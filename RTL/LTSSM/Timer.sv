==> flow/design.v <==
module Timer #(
    TIME_VALUE_WIDTH = 3
)(
    input   logic                        clk,
    input   logic                        rst,
    input   logic                        start,
    input   logic                        start_speed_neg,
    input   logic [0:TIME_VALUE_WIDTH-1] timeout_value1,
    input   logic                        timeout_value2,
    output  logic                        timeout1,
    output  logic                        timeout3,
    output  logic                        timeout2
);
localparam count_reg_width   = 16;
localparam count_reg_width_3 = 10;
localparam one_ms_vs_cycles  = 1024;
localparam one_ns_speed_vs_cycles = 1;
localparam t12 = 'b00 , t24 = 'b01 , t2 = 'b10 , t48 = 'b11;
logic [0:count_reg_width-1]   count_reg;
logic [0:count_reg_width_3-1] count_reg_speed;
logic [0:2]                   timeout_value1_reg;
logic                         timeout_value2_reg;
logic [0:count_reg_width-1] timeout_cycles1; 
logic [0:count_reg_width-1] timeout_cycles2;
logic [0:count_reg_width_3-1] timeout3_cycles;
logic timeout2_enable;
logic timeout2_comb;
logic timeout2_reg;
always @(*)begin
    case(timeout_value1_reg)
    t12: begin
         timeout_cycles1 = 12 * one_ms_vs_cycles ;
    end
    t24: begin
         timeout_cycles1 = 24 * one_ms_vs_cycles;
    end
    t2: begin
         timeout_cycles1 = 2 * one_ms_vs_cycles;
    end
    t48: begin
         timeout_cycles1 = 48 * one_ms_vs_cycles;
    end
    default: begin
         timeout_cycles1 = 2 * one_ms_vs_cycles;
    end
    endcase
end
assign timeout_cycles2 = 1 * one_ms_vs_cycles;
assign timeout3_cycles = 800 * one_ns_speed_vs_cycles;
always_ff @(posedge clk , negedge rst) begin
    if(!rst)begin
        count_reg <= 0;
        timeout_value1_reg <= 0;
        timeout_value2_reg <= 0;
        timeout2_reg <= 0; 
    end else begin
        if (start) begin
                count_reg <= 0;
                timeout_value1_reg <= timeout_value1;
                timeout_value2_reg <= timeout_value2;
                timeout2_reg <= 0;
        end else begin 
            if(count_reg != (timeout_cycles1-1))begin
                count_reg <= count_reg + 1;
            end
            if(timeout2_enable)begin
            timeout2_reg <= timeout2_comb;
            end
        end
    end
end
always_ff @(posedge clk , negedge rst)begin
    if(!rst)begin
        count_reg_speed <= 0;
    end
    else begin
        if(start_speed_neg)begin
            count_reg_speed <= 0;
        end
        else begin
            if(count_reg_speed != (timeout3_cycles-1))begin
                count_reg_speed <= count_reg_speed + 1;
            end
        end
    end
end
always_comb begin
    timeout2_comb = 0; 
    timeout2_enable = 0;
    if (count_reg == (timeout_cycles1 -1))
        timeout1 = 1;
    else
        timeout1 = 0;
    if(timeout_value2_reg && count_reg == timeout_cycles2 )begin
        timeout2_comb = 1; 
        timeout2_enable = 1; 
        timeout2 = 1;  
    end
    else begin
        timeout2_comb = 0;
        timeout2 = timeout2_reg;
    end
    if(count_reg_speed == (timeout3_cycles -1))begin
        timeout3 = 1;
    end
    else begin
        timeout3 = 0;
    end
end
endmodule
# --- Reports on Timer ---
# What the tools print for Timer, step after step.
# Lines are those of the file above, counted from 1.
# Cell names lack the library's common part.
inputs:
  top: "Timer"
  clock_port: "clk"
  library: "sky130hd"
  lib_corner: "tt_025C_1v80"

# --- After elaboration ---
# Counts by Yosys on the flattened word-level netlist (proc, flatten, opt, wreduce; memories kept). Register bits leave out memories and registers merged into their read ports (data or address). Print and check cells are left out. Cells with the same type and inputs are merged into one.
op_classes:
  n_addsub: 3
  equal: 7
  n_mux: 11
  reduce_logical: 5
ops:
  columns: ["op", "count"]
  rows:
  - ["16-bit case mux with 3-bit select", 1]
  - ["16-bit by 32-bit equality test with 1-bit output", 1]
  - ["16-bit by 32-bit inequality test with 1-bit output", 1]
  - ["16-bit 2-to-1 mux", 2]
  - ["10-bit 2-to-1 mux", 2]
  - ["16-bit by 1-bit subtractor with 17-bit output with constant B", 1]
  - ["16-bit by 1-bit adder with 16-bit output with constant B", 1]
  - ["16-bit by 11-bit equality test with 1-bit output with constant B", 1]
  - ["10-bit by 1-bit adder with 10-bit output with constant B", 1]
  - ["10-bit equality test with constant B", 1]
  - ["10-bit inequality test with constant B", 1]
  - ["2-bit nonzero test", 3]
  - ["1-bit 2-to-1 mux", 6]
  - ["3-bit by 1-bit equality test with 1-bit output with constant B", 1]
  - ["3-bit by 2-bit equality test with 1-bit output with constant B", 1]
  - ["3-bit logical NOT", 1]
  - ["1-bit logical AND", 1]
bits:
  ff_bits: 31
  output_inout_bits: 3
  word_cells: 31

# --- Depth ---
# Yosys ltp: most cells in a row. Word level: on the elaborated netlist, between registers, memories and ports. Mapped: between sequential cells and ports; inverters and the memories' decode and read muxes count.
logic_depth:
  depth_word: 6
  ABC_AREA: 0
  depth_mapped: 8

# --- Netlist ---
# The flow's flattened synthesis, as Yosys stat reports it; memories are mapped. The netlist is that of the ABC_AREA named above (0 if unset); the other value can give another one.
synth_totals:
  mapped_cells: 190
  synth_area_um2: 1785.5
  flip_flops: 31
types:
  columns: ["type", "count"]
  rows:
  - ["dfrtp_1", 31]
  - ["nor2_1", 22]
  - ["xor2_1", 8]
  - ["a31oi_1", 11]
  - ["and3_1", 9]
  - ["nor2b_1", 9]
  - ["mux2_1", 4]
  - ["mux2_2", 4]
  - ["nand2_1", 11]
  - ["nand3_1", 8]
  - ["ha_1", 3]
  - ["nand4_1", 6]
  - ["nor3_1", 7]
  - ["xnor2_1", 3]
  - ["a21oi_1", 5]
  - ["a211oi_1", 3]
  - ["o21bai_1", 3]
  - ["inv_1", 5]
# Other cell types: 26; their cells: 38.

# --- Path before layout ---
# Source: OpenSTA report_checks on the synthesized netlist (no wires, ideal clock, input and output delay 20% of the period each), path of least setup slack; recovery checks are left aside. Register names are those of the netlist, which keeps one name where synthesis merged equal registers.
synth_path:
  path_kind: "register -> output"
  start: "register count_reg[3]"
  end: "output timeout1"
  clock_period_ns: 2.09
  launch_ns: 0.000
  arrival_time_ns: 1.544
  setup_slack_ns: 0.128
  delay_ns: 1.544
  stages: 5
  path_buffers: 0
  period_less_setup_slack_ns: 1.962
# "delay_ns" = arrival - input delay + setup time.
# A path that ends at an output port has no setup time.
# "stages" counts driving pins, that of a launching flip-flop among them; a cell with two outputs on the path counts twice.
# "period_less_setup_slack_ns" = period - worst setup slack (recovery checks aside). The figure is calculated, with input and output delays left at 20% of the set period.
# The rows between start and end are the longest chain of elaborated cells between them; the timing report does not say that the signal goes this way. Where chains are equally long, one stands for them.
# A line is the first line of the expression or statement that the cell stems from. Yosys adds cells for indexed reads and writes and turns some case tables into memories.
# A register here has more assigning lines than the two given.
synth_via:
  path_cell_list: "dfrtp_1 -> nor3_1 -> a31oi_1 -> or4_4 -> nor3_1"
  elab_chain_len: 2
synth_lines:
  columns: ["element", "line_no", "source"]
  rows:
  - ["start, declared", 19, "logic [0:count_reg_width-1]   count_reg;"]
  - ["start, assigned", 52, "count_reg <= 0;"]
  - ["start, assigned", 64, "count_reg <= count_reg + 1;"]
  - ["16-bit by 32-bit equality test with 1-bit output", 90, "if (count_reg == (timeout_cycles1 -1))"]
  - ["1-bit 2-to-1 mux", 90, null]
  - ["end, declared", 10, "output  logic                        timeout1,"]

# --- Timing after layout ---
# Path of least setup slack in the final report of record 2 (OpenROAD, finished layout, wires in). Where an end is a register, its clock arrival counts in the times.
layout_path:
  path_kind: "register -> output"
  start: "register timeout_value1_reg[2]"
  end: "output timeout1"
  clock_period_ns: 2.16
  launch_ns: 0.33
  arrival_time_ns: 1.92
  setup_slack_ns: -0.19
  stages: 6
  path_buffers: 1
# The rows between start and end are the longest chain of elaborated cells between them; the timing report does not say that the signal goes this way. Where chains are equally long, one stands for them.
layout_via:
  path_cell_list: "dfrtp_2 -> xor2_2 -> nor3_1 -> or4_4 -> nor3_2 -> buf_2"
  elab_chain_len: 5
layout_lines:
  columns: ["element", "line_no", "source"]
  rows:
  - ["start, declared", 21, "logic [0:2]                   timeout_value1_reg;"]
  - ["start, assigned", 53, "timeout_value1_reg <= 0;"]
  - ["start, assigned", 59, "timeout_value1_reg <= timeout_value1;"]
  - ["3-bit by 2-bit equality test with 1-bit output", 30, "case(timeout_value1_reg)"]
  - ["16-bit case mux with 3-bit select", 30, null]
  - ["16-bit by 1-bit subtractor with 17-bit output", 90, "if (count_reg == (timeout_cycles1 -1))"]
  - ["16-bit by 32-bit equality test with 1-bit output", 90, null]
  - ["1-bit 2-to-1 mux", 90, null]
  - ["end, declared", 10, "output  logic                        timeout1,"]

# Measured results for Timer: 2 stored runs of the Yosys and OpenROAD flow on sky130hd. The settings differ; the order carries no meaning. The constraints put input and output delay at 20% of the set period each and load the outputs with 0.01 pF.
# "achieved_clock_period_ns" is the run's clock period less its worst setup slack. It is reckoned from that one timing run; input and output delays stay at 20% of the period that was set.
# "worst_setup_path_time_ns" is the time allowed to the run's worst setup path (the clock period less input and output delay, where it has them) less its slack. Clock arrival times count: a late capture clock shortens it, a late launch clock lengthens it.
# By "design_power_mw" is meant OpenSTA's value without simulated activity: inputs other than the clock are taken to toggle once in ten clock periods, and the tool carries that through the logic.
runs:
  - name: "record 1"
    settings:
      period_ns: 2.07
      CORE_UTILIZATION: 56
      SETUP_SLACK_MARGIN: 0.61
      PLACE_DENSITY: 0.35
      CORE_MARGIN: 8
      CELL_PAD_IN_SITES_GLOBAL_PLACEMENT: 3
      ABC_AREA: 1
      MIN_ROUTING_LAYER: "met1"
      CAP_MARGIN: 20
      SLEW_MARGIN: 20
    outcome: "not finished: placement ended with error GPL-0301"
  - name: "record 2"
    settings:
      period_ns: 2.16
      CORE_UTILIZATION: 70
      CAP_MARGIN: 20
      CORE_MARGIN: 2
      SLEW_MARGIN: 20
    results:
      utilization_pct: 89.1
      die_footprint_um2: 2970.8
      design_power_mw: 1.065
      final_stdcell_area_um2: 2187.1
      fin_ws_ns: -0.188
      synthArea_um2: 1785.5
      worst_setup_path_time_ns: 1.92
      timing.worst_path_kind: "register -> output"
      setupTns_ns: -0.273
      achieved_clock_period_ns: 2.348
