==> flow/design.v <==
module SKP_Counter #(
    CNT_Width_gen3 =  'd13,
    GEN3_Count = ('d6000 - 'd1), 
    GEN1_Count = ('d1538 - 'd1)
) (
    input        clk , rst,
    input        gen,
    input        back_pressure,
    input        skp_done,
    input        skp_rst,
    output logic skp_enable
);
logic [0:CNT_Width_gen3-1] CNT_Out;
localparam HIGH_GEN = 1, LOW_GEN =0;
always_ff @(posedge clk , negedge rst) begin
    if(!rst)begin
        CNT_Out <= 0;
        skp_enable <= 0;
    end
    else begin
        if(skp_rst)begin
            CNT_Out <= 0;
            skp_enable <= 0;
        end
        else if ((CNT_Out == GEN3_Count && gen == HIGH_GEN)  || (CNT_Out == GEN1_Count && gen == LOW_GEN)) begin
            skp_enable <= 'd1;
            CNT_Out <= 'd0;
        end
        else if (skp_done && !back_pressure) begin
            skp_enable <= 'd0;
            CNT_Out <= CNT_Out + 'd1;
        end
        else if(!back_pressure)  begin
            CNT_Out <= CNT_Out + 'd1;
        end
    end
end
endmodule
# Reports on SKP_Counter
# Tool output for the design above, in the order of the flow.
# Line numbers count from 1 in the design file above.
# Operators carry their Yosys type and port widths (W data, S select, Z words).
# Library cell names are shortened.
# Not given: --
# setup
design	SKP_Counter
clk_port	clk
library	sky130hd
lib_corner	tt_025C_1v80

# Word level
# Source: Yosys, flattened and elaborated, memories not mapped. Widths are those after wreduce. Registers that Yosys merges into a memory's read port (data or address) are not register bits. Print and check cells do not count. Equal cells are merged and count once.
# word_totals
wordCells	20
regBits	14
in_bits	6
output_inout_bits	1
# op_classes
mux	7
reduce_logical	6
n_eq	3
addsub	1
logic	1
# ops
op	count
$mux W13	4
$add A13 B1 Y13 const B	1
$eq A13 B11 Y1 const B	1
$eq A13 B13 Y1 const B	1
$ne A4 B1 Y1 const B	1
$logic_and A1 B1 Y1	3
$reduce_bool A3 Y1	1
$mux W1	3
$logic_or A1 B1 Y1	1
$not A1 Y1	1
$logic_not A1 Y1	1

# Depth
# Longest topological path by Yosys (ltp), each cell counted once; first at word level (registers and memories cut), then after technology mapping (sequential cells cut; the memories' decode and read muxes count).
# logic_depth
depth_word	5
abc_area	0
mapped_depth	7
depth_no_buf	6

# After synthesis
# Source: synth_stat.txt of the flow (Yosys; design flattened, memories mapped). It holds for the ABC_AREA given above (unset counts as 0); a run with the other value may have another netlist.
# by_type
cell_type	count	area_total_um2
dfrtp_1	14	350.336
xor2_1	9	78.826
nor3_1	12	60.058
ha_1	2	25.024
nand3_1	4	20.019
nand4_1	3	18.768
xnor2_1	2	17.517
and3_1	2	12.512
nand4_2	1	12.512
and4_4	1	11.261
and4b_2	1	11.261
nand2_1	3	11.261
a21oi_1	2	10.01
and4b_1	1	10.01
o21ba_2	1	10.01
a21oi_2	1	8.758
and4_1	1	8.758
nor4b_1	1	8.758
# Not listed: further types 10, cells in them 11.
# mapped
sequential_area_mm2	0.0003503
synth_area_mm2	0.000747
flip_flops	14
buf_cells	2
mapped_cells	72

# Path before layout
# OpenSTA on the mapped netlist: ideal clock, no wires. The path of least setup slack (recovery checks aside). Input and output delay are each 20% of the period. Register names are those of the netlist, which keeps one name where synthesis merged equal registers.
# synth_timing
path_type	register -> register
start	register CNT_Out[8]
end	register CNT_Out[0]
driving_pins	5
n_path_buf	1
launch_ns	0.000
clock_period_ns	1.76
delay_ns	1.457
arrival_ns	1.321
required_time_ns	1.624
setup_time_ns	0.136
slack_ns	0.302
synth_period_reached_ns	1.458
# "delay_ns" is the arrival time less input delay plus setup time.
# "driving_pins" counts driving pins, that of a launching flip-flop among them; a cell with two outputs on the path counts twice.
# "synth_period_reached_ns" is the clock period less the worst setup slack; recovery checks do not enter. This is arithmetic on one report: input and output delays are still those of the set period (20% each).
# The rows between start and end are the longest chain of elaborated cells between them; the timing report does not say that the signal goes this way. Where chains are equally long, one stands for them.
# Each line given opens the expression or statement behind the cell; cells for indexed reads and writes are added by Yosys, which also makes memories of some case tables.
# A register here has more assigning lines than the two given.
# synth_via
path_cell_list	dfrtp_1 or4_1 a21oi_2 buf_4 nor3_1
elab_chain_len	5
cells_between	11
cone_classes	add/sub: 1; eq/ne: 3; mux: 4; reduce/logical: 3
# synth_rtl
item	line_no	source
start: declaration	13	logic [0:CNT_Width_gen3-1] CNT_Out;
start: assignment	31	CNT_Out <= CNT_Out + 'd1;
start: assignment	34	CNT_Out <= CNT_Out + 'd1;
$add A13 B1 Y13	34
$mux W13	33	else if(!back_pressure)  begin
$mux W13	29	else if (skp_done && !back_pressure) begin
$mux W13	25	else if ((CNT_Out == GEN3_Count && gen == HIGH_GEN)  || (CNT_Out == GEN1_Count && gen == LOW_GEN)) begin
$mux W13	21	if(skp_rst)begin
end: assignment	31
end: assignment	34
end: declaration	13

# Module SKP_Counter, platform sky130hd: 2 stored runs of the flow (Yosys, OpenROAD) with differing settings, in no particular order. Input and output delays are each 20% of the period that was set; the output load is 0.01 pF.
# Among the settings, -- means not set for that run.
run	period_ns	CORE_UTILIZATION	PLACE_DENSITY_LB_ADDON	CORE_ASPECT_RATIO	CORE_MARGIN	GPL_TIMING_DRIVEN	GPL_ROUTABILITY_DRIVEN	CTS_CLUSTER_SIZE	CAP_MARGIN	SLEW_MARGIN	SETUP_SLACK_MARGIN	CELL_PAD_IN_SITES_GLOBAL_PLACEMENT	CELL_PAD_IN_SITES_DETAIL_PLACEMENT	TNS_END_PERCENT	MIN_ROUTING_LAYER	MAX_ROUTING_LAYER
run 1	2.27	63	0.07	0.76	7	0	1	44	40	20	--	--	--	--	--	--
run 2	2.11	69	0.16	--	2	--	0	70	20	0	0.48	1	2	60	met1	met5
# Run 1: incomplete, floorplanning halted on PDN-0185
# Run 2: incomplete, placement halted on FLW-0024
